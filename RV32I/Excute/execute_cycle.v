==> flow/design.v <==
`timescale 1ns / 1ps
module ALU(SrcA, SrcB, ALUResult, Zero, ALUCtrl);
    input [31:0] SrcA, SrcB;
    input [3:0] ALUCtrl;
    output reg [31:0] ALUResult;
    output Zero;
    assign Zero = (!(SrcA-SrcB))? 1 : 0;
    always @(*) begin
        ALUResult = 0;
        case(ALUCtrl)
        0:       ALUResult = SrcA + SrcB;                      
        1:       ALUResult = SrcA - SrcB;                      
        2:       ALUResult = SrcA & SrcB;                      
        3:       ALUResult = SrcA | SrcB;                      
        4:       ALUResult = SrcA ^ SrcB;                      
        5:       ALUResult = SrcA < SrcB;                      
        6:       ALUResult = ($signed(SrcA) < $signed(SrcB));  
        7:       ALUResult = SrcA << SrcB[4:0];                
        8:       ALUResult = SrcA >> SrcB[4:0];                
        9:       ALUResult = SrcA >>> SrcB[4:0];               
        endcase
    end
endmodule
`timescale 1ns / 1ps
module EXE_MEM_Reg(clk,rst,RegWriteE,ResultSrcE,MemWriteE,MemSizeE,ALUResultE,WriteDataE,RdE,PCPlus4E,IsPerE,   
                           RegWriteM,ResultSrcM,MemWriteM,MemSizeM,ALUResultM,WriteDataM,RdM,PCPlus4M,IsPerM,    
                           StallM);  
    input             clk,rst;
    input             StallM;
    input             RegWriteE,MemWriteE,IsPerE;
    input      [1:0]  ResultSrcE, MemSizeE;
    input      [4:0]  RdE;
    input      [31:0] ALUResultE,WriteDataE,PCPlus4E;
    output reg        RegWriteM,MemWriteM,IsPerM;
    output reg [1:0]  ResultSrcM, MemSizeM;
    output reg [4:0]  RdM;
    output reg [31:0] ALUResultM,WriteDataM,PCPlus4M;
    always @(posedge clk or negedge rst) begin
        if(!rst) begin
            RegWriteM <= 0;
            ResultSrcM <= 0;
            MemWriteM <= 0;
            MemSizeM <= 0;
            ALUResultM <= 0;
            WriteDataM <= 0;
            RdM <= 0;
            PCPlus4M <= 0;
            IsPerM <= 0;
        end
        else begin
            if (StallM==0) begin
                RegWriteM <= RegWriteE;
                ResultSrcM <= ResultSrcE;
                MemWriteM <= MemWriteE;
                MemSizeM <= MemSizeE;
                ALUResultM <= ALUResultE;
                WriteDataM <= WriteDataE;
                RdM <= RdE;
                PCPlus4M <= PCPlus4E;
                IsPerM <= IsPerE;
            end
        end
    end    
endmodule
`timescale 1ns / 1ps
module execute_cycle(clk,rst,RegWriteE,ResultSrcE,MemWriteE,JumpE,BranchE,ALUCtrlE,ALUSrcE,ExtImmE,MemSizeE,  
                     RD1E,RD2E,PCE,Rs1E,Rs2E,RdE,PCPlus4E,ResultW,  
                     StallM,ForwardAE,ForwardBE,  
                     RegWriteM,ResultSrcM,MemWriteM,MemSizeM,ALUResultM,WriteDataM,RdM,PCPlus4M,PCTargetE,PCSrcE,IsPerM,transEn  
                     );
    input         clk,rst;
    input         RegWriteE,MemWriteE,JumpE,BranchE,ALUSrcE,StallM;
    input  [1:0]  ForwardAE, ForwardBE;
    input  [1:0]  ResultSrcE,MemSizeE;
    input  [3:0]  ALUCtrlE;
    input  [4:0]  Rs1E,Rs2E,RdE;
    input  [31:0] RD1E,RD2E,PCE,ExtImmE,PCPlus4E,ResultW;
    output        RegWriteM,MemWriteM,PCSrcE;
    output [1:0]  ResultSrcM, MemSizeM;
    output [4:0]  RdM;
    output [31:0] ALUResultM,WriteDataM,PCPlus4M,PCTargetE;
    output        transEn, IsPerM;  
    wire        ZeroE;
    reg         IsPerE;
    reg  [31:0] SrcAE,SrcBE,SrcBE_WriteDataE;
    wire [31:0] WriteDataE,ALUResultE,ALUResultM_in;
    always @(*) begin
        SrcAE = 0;
        SrcBE = 0;
        SrcBE_WriteDataE = 0;
        IsPerE = 0;
        case (ForwardAE)
        0: SrcAE = RD1E;
        1: SrcAE = ResultW;
        2: SrcAE = ALUResultM_in;
        endcase
        case (ForwardBE)
        0: SrcBE_WriteDataE = RD2E;
        1: SrcBE_WriteDataE = ResultW;
        2: SrcBE_WriteDataE = ALUResultM_in;
        endcase
        case (ALUSrcE)
        0: SrcBE = SrcBE_WriteDataE;
        1: SrcBE = ExtImmE;
        endcase
        if ((ResultSrcE[0] || MemWriteE))
            if(ALUResultE > 511)
                IsPerE = 1;
    end 
    ALU ALU(
            .SrcA(SrcAE),
            .SrcB(SrcBE),
            .ALUResult(ALUResultE),
            .Zero(ZeroE),
            .ALUCtrl(ALUCtrlE)
            );
    adder PCTargetAdder (
                         .in_a(PCE),
                         .in_b(ExtImmE),
                         .out(PCTargetE)
                         );
    EXE_MEM_Reg E_M_Reg (
                         .clk(clk),
                         .rst(rst),
                         .RegWriteE(RegWriteE),
                         .ResultSrcE(ResultSrcE),
                         .MemWriteE(MemWriteE),
                         .MemSizeE(MemSizeE),
                         .ALUResultE(ALUResultE),
                         .WriteDataE(WriteDataE),
                         .RdE(RdE),
                         .PCPlus4E(PCPlus4E),
                         .RegWriteM(RegWriteM),
                         .ResultSrcM(ResultSrcM),
                         .MemWriteM(MemWriteM),
                         .MemSizeM(MemSizeM),
                         .ALUResultM(ALUResultM),
                         .WriteDataM(WriteDataM),
                         .RdM(RdM),
                         .PCPlus4M(PCPlus4M),
                         .IsPerM(IsPerM),
                         .IsPerE(IsPerE),
                         .StallM(StallM)
                         );
    assign WriteDataE = SrcBE_WriteDataE;
    assign PCSrcE = (ZeroE & BranchE) | JumpE;
    assign ALUResultM_in = ALUResultM;
    assign transEn = IsPerE;
endmodule
`timescale 1ns / 1ps
module adder(
    input [31:0] in_a, in_b,
    output [31:0] out
    );
    assign out = in_a + in_b;
endmodule
### Step by step through the tools: execute_cycle

The steps from the RTL of execute_cycle to its reports follow in flow order.
Line numbers count from 1 in the design file above.
Library cell names are shortened.
The mark - stands for no value.

| inputs | value |
|---|---|
| top | execute_cycle |
| clock input | clk |
| standard-cell library | sky130hd |
| library corner | tt_025C_1v80 |

### Word level

Counts by Yosys on the flattened word-level netlist (proc, flatten, opt, wreduce; memories kept). Register bits leave out memories and registers merged into their read ports (data or address); mux counts leave out enables and synchronous resets folded into registers. Print and check cells are left out.

| storage and ports | value |
|---|---|
| register bits | 108 |
| input bits | 227 |
| output and inout port bits | 142 |
| elaborated cells | 49 |

| operators by class | value |
|---|---|
| add/subtract/negate cells | 3 |
| order comparisons | 3 |
| eq/ne operators | 13 |
| shift operators | 3 |
| muxes and demuxes | 7 |
| bitwise logic cells | 6 |
| reductions and logical operators | 5 |

Operator list:

| cell | count |
|---|---|
| 32-bit case mux with 10-bit select | 1 |
| 32-bit case mux with 3-bit select | 2 |
| 32-bit adder | 2 |
| 32-bit < comparator | 2 |
| 32-bit case mux with 2-bit select | 1 |
| 32-bit subtractor | 1 |
| 32-bit bitwise AND | 1 |
| 32-bit bitwise OR | 1 |
| 32-bit bitwise XOR | 1 |
| 32-bit by 5-bit left shift with 32-bit output | 1 |
| 32-bit by 5-bit right shift with 32-bit output | 1 |
| 32-bit by 5-bit >>> shifter with 32-bit output | 1 |
| 32-bit by 9-bit greater-than comparator with 1-bit output (second input constant) | 1 |
| 32-bit zero test | 1 |
| 4-bit by 3-bit equality test with 1-bit output (second input constant) | 4 |
| 4-bit by 2-bit equality test with 1-bit output (second input constant) | 2 |
| 4-bit equality test (second input constant) | 2 |
| 2-bit by 1-bit equality test with 1-bit output (second input constant) | 2 |
| 2-bit equality test (second input constant) | 2 |
| 2-bit zero test | 2 |
| 4-bit by 1-bit equality test with 1-bit output (second input constant) | 1 |
| 4-bit zero test | 1 |
| 1-bit 2-to-1 mux | 3 |
| 1-bit bitwise AND | 1 |
| 1-bit bitwise OR | 1 |
| 1-bit logical OR | 1 |
| 1-bit inverter | 1 |

### Depth

Longest topological path by Yosys (ltp), each cell counted once; first at word level (registers and memories cut), then after technology mapping (sequential cells cut; the memories' decode and read muxes count).

| logic depth | value |
|---|---|
| depth in word-level cells | 8 |
| ABC_AREA | 0 |
| gate-level depth with buffers | 26 |
| gate-level depth less buffers | 19 |

### Mapped cells and area

Yosys stat after the flow's synthesis: flattened, memories mapped to cells. It holds for the ABC_AREA given above (unset counts as 0); a run with the other value may have another netlist.
The area totals of this step are shown rounded.

Cells by type:

| cell type | count | area in all (um2) |
|---|---|---|
| dfrtp_1 | 108 | 2.7E+03 |
| ha_1 | 128 | 1.6E+03 |
| mux2_2 | 113 | 1272.47 |
| mux2i_1 | 117 | 1.17E+03 |
| o21ai_0 | 166 | 830.797 |
| nand2_1 | 183 | 686.909 |
| a21oi_1 | 122 | 610.586 |
| nor2_1 | 152 | 570.547 |
| inv_1 | 120 | 450.432 |
| xnor2_1 | 48 | 420.403 |
| o211ai_1 | 45 | 337.824 |
| o221ai_1 | 30 | 262.752 |
| clkbuf_1 | 69 | 258.998 |
| o22ai_1 | 39 | 243.984 |
| o21ai_1 | 46 | 230.221 |
| a21o_1 | 27 | 202.694 |
| nor3_1 | 39 | 195.187 |
| buf_2 | 36 | 180.173 |

Other cell types: 84; their cells: 448.

| mapped netlist | value |
|---|---|
| standard cells after synthesis | 2036 |
| chip area (Yosys) | 0.01589 mm2 |
| sequential area | 0.002703 mm2 |
| mapped flip-flops | 108 |
| buffer cells | 139 |

The figures by module come from a second, unflattened synthesis with its own total; it is not the netlist above.

| unflattened totals | value |
|---|---|
| cells (unflattened synthesis) | 1985 |
| area (unflattened synthesis) | 0.01619 mm2 |

Rows give one instance, submodules left out.

Modules:

| module | times used | cells | area (mm2) | sequential area (mm2) |
|---|---|---|---|---|
| ALU | 1 | 1294 | 0.008379 | 0 |
| EXE_MEM_Reg | 1 | 228 | 0.004079 | 0.002703 |
| execute_cycle | 1 | 231 | 0.002013 | 0 |
| adder | 1 | 232 | 0.00172 | 0 |

### Path before layout

Path of least setup slack by OpenSTA after synthesis, without wires, with an ideal clock, recovery checks aside; 20% of the period is set as input and as output delay. Where synthesis merged equal registers, the netlist keeps one of their names.

| path after synthesis | value |
|---|---|
| path type | input to output |
| start point | input port ForwardBE[1] |
| end point | output port transEn |
| period | 9.48 ns |
| external input delay | 1.896 ns |
| external output delay | 1.896 ns |
| launch time at the first pin | 1.896 ns |
| arrival | 6.446 ns |
| data required time | 7.584 ns |
| path slack | 1.138 ns |
| delay of the path | 4.550 ns |
| driving pins on the path | 21 |
| path buffers | 6 |
| synthesis period reached | 8.342 ns |

"delay of the path" = arrival - input delay + setup time.
A path that ends at an output port has no setup time.
"driving pins on the path": output pins that drive a net of the path, with the launching flip-flop's if there is one; two outputs of one cell count as two.
"synthesis period reached" is the clock period less the worst setup slack; recovery checks do not enter. This is arithmetic on one report: input and output delays are still those of the set period (20% each).
The rows between start and end are the longest chain of elaborated cells between them; the timing report does not say that the signal goes this way. Where chains are equally long, one stands for them.
Each line given opens the expression or statement behind the cell; cells for indexed reads and writes are added by Yosys, which also makes memories of some case tables.

| on the way, after synthesis | value |
|---|---|
| cell sequence | buf_6 buf_2 mux2i_1 o2bb2ai_1 o21ai_0 buf_2 clkbuf_1 buf_2 buf_2 ha_1 nand2b_1 o211ai_1 a211oi_1 nor2b_2 o41ai_1 xor2_1 a221o_1 or4_1 and4bb_1 and4_1 a21oi_1 |
| cells in the longest elaborated chain | 8 |
| elaborated cells on any way between the ends | 19 |
| classes of those cells | add/sub (2); compare (3); eq/ne (2); shift (3); mux (5); logic (3); reduce/logical (1) |

Ends and longest elaborated chain, after synthesis:

| element | RTL line | RTL |
|---|---|---|
| start: declaration | 73 | `input  [1:0]  ForwardAE, ForwardBE;` |
| 2-bit equality test | 97 | `case (ForwardBE)` |
| 32-bit case mux with 3-bit select | 97 |  |
| 32-bit case mux with 2-bit select | 102 | `case (ALUSrcE)` |
| 32-bit < comparator | 17 | `6:       ALUResult = ($signed(SrcA) < $signed(SrcB));` |
| 32-bit case mux with 10-bit select | 10 | `case(ALUCtrl)` |
| 32-bit by 9-bit greater-than comparator with 1-bit output | 107 | `if(ALUResultE > 511)` |
| 1-bit 2-to-1 mux | 107 |  |
| 1-bit 2-to-1 mux | 106 | `if ((ResultSrcE[0] \|\| MemWriteE))` |
| end: declaration | 82 | `output        transEn, IsPerM;` |

### Timing after layout

From the final timing report of flow run 1: the path of least setup slack in the routed layout; clock arrival at registers is part of the times.

| path post-layout | value |
|---|---|
| path type | input to output |
| start point | input port ForwardAE[1] |
| end point | output port transEn |
| period | 6.99 ns |
| external input delay | 1.40 ns |
| external output delay | 1.40 ns |
| launch time at the first pin | 1.40 ns |
| arrival | 7.12 ns |
| data required time | 5.59 ns |
| path slack | -1.53 ns |
| driving pins on the path | 22 |
| path buffers | 8 |

The rows between start and end are the longest chain of elaborated cells between them; the timing report does not say that the signal goes this way. Where chains are equally long, one stands for them.

| on the way, post-layout | value |
|---|---|
| cell sequence | buf_12 buf_6 buf_12 mux2i_1 o21ai_2 ha_1 clkbuf_4 nor2_1 o211ai_1 buf_4 a211oi_4 buf_4 nor2b_4 o41ai_4 buf_4 xor2_1 a221o_1 or4_1 and4bb_1 and4_4 a21oi_2 buf_2 |
| cells in the longest elaborated chain | 7 |
| elaborated cells on any way between the ends | 18 |
| classes of those cells | add/sub (2); compare (3); eq/ne (2); shift (3); mux (4); logic (3); reduce/logical (1) |

Ends and longest elaborated chain, post-layout:

| element | RTL line | RTL |
|---|---|---|
| start: declaration | 73 | `input  [1:0]  ForwardAE, ForwardBE;` |
| 2-bit equality test | 92 | `case (ForwardAE)` |
| 32-bit case mux with 3-bit select | 92 |  |
| 32-bit < comparator | 17 | `6:       ALUResult = ($signed(SrcA) < $signed(SrcB));` |
| 32-bit case mux with 10-bit select | 10 | `case(ALUCtrl)` |
| 32-bit by 9-bit greater-than comparator with 1-bit output | 107 | `if(ALUResultE > 511)` |
| 1-bit 2-to-1 mux | 107 |  |
| 1-bit 2-to-1 mux | 106 | `if ((ResultSrcE[0] \|\| MemWriteE))` |
| end: declaration | 82 | `output        transEn, IsPerM;` |

Subject: flow runs of execute_cycle

Hi,

Settings and measured results of 2 stored flow runs for module execute_cycle (sky130hd), not sorted in any way. The constraints put input and output delay at 20% of the set period each and load the outputs with 0.01 pF.
"period reached": clock period set for the run, less the worst setup slack. It is reckoned from that one timing run; input and output delays stay at 20% of the period that was set.
"time used up by the worst setup path" is the time allowed to the run's worst setup path (the clock period less input and output delay, where it has them) less its slack. Clock arrival times count: a late capture clock shortens it, a late launch clock lengthens it.
"total power after layout" is the tool's figure for a default switching activity; nothing was simulated.
Measured values are rounded.

#### Flow run 1

| setting | value |
|---|---|
| period_ns | `6.99` |
| CORE_UTILIZATION | `46` |
| CELL_PAD_IN_SITES_DETAIL_PLACEMENT | `0` |
| TNS_END_PERCENT | `80` |
| ABC_AREA | `0` |
| GPL_TIMING_DRIVEN | `0` |
| GPL_ROUTABILITY_DRIVEN | `1` |
| CTS_CLUSTER_DIAMETER | `272` |
| SLEW_MARGIN | `40` |
| MAX_ROUTING_LAYER | `met5` |
| CAP_MARGIN | `20` |
| CORE_MARGIN | `2` |

| result | value |
|---|---|
| synthesized cell area | 0.01589 mm2 |
| std-cell area (final layout) | 0.02303 mm2 |
| utilization | 67.2% |
| die outline area | 0.03605 mm2 |
| total power after layout | 4613 µW |
| period reached | 8.516 ns |
| setup slack of the critical path | -1.526 ns |
| worst hold slack after layout | 0.516 ns |
| sum of negative setup slack | -2.661 ns |
| time used up by the worst setup path | 5.72 ns |
| class of the worst setup path | input to output |

#### Flow run 2

| setting | value |
|---|---|
| period_ns | `7.35` |
| CORE_UTILIZATION | `58` |
| PLACE_DENSITY_LB_ADDON | `0.09` |
| CELL_PAD_IN_SITES_GLOBAL_PLACEMENT | `3` |
| TNS_END_PERCENT | `45` |
| ABC_AREA | `1` |
| GPL_TIMING_DRIVEN | `1` |
| CAP_MARGIN | `10` |
| CORE_MARGIN | `2` |
| SLEW_MARGIN | `20` |

No results, placement failed with FLW-0024.

Regards
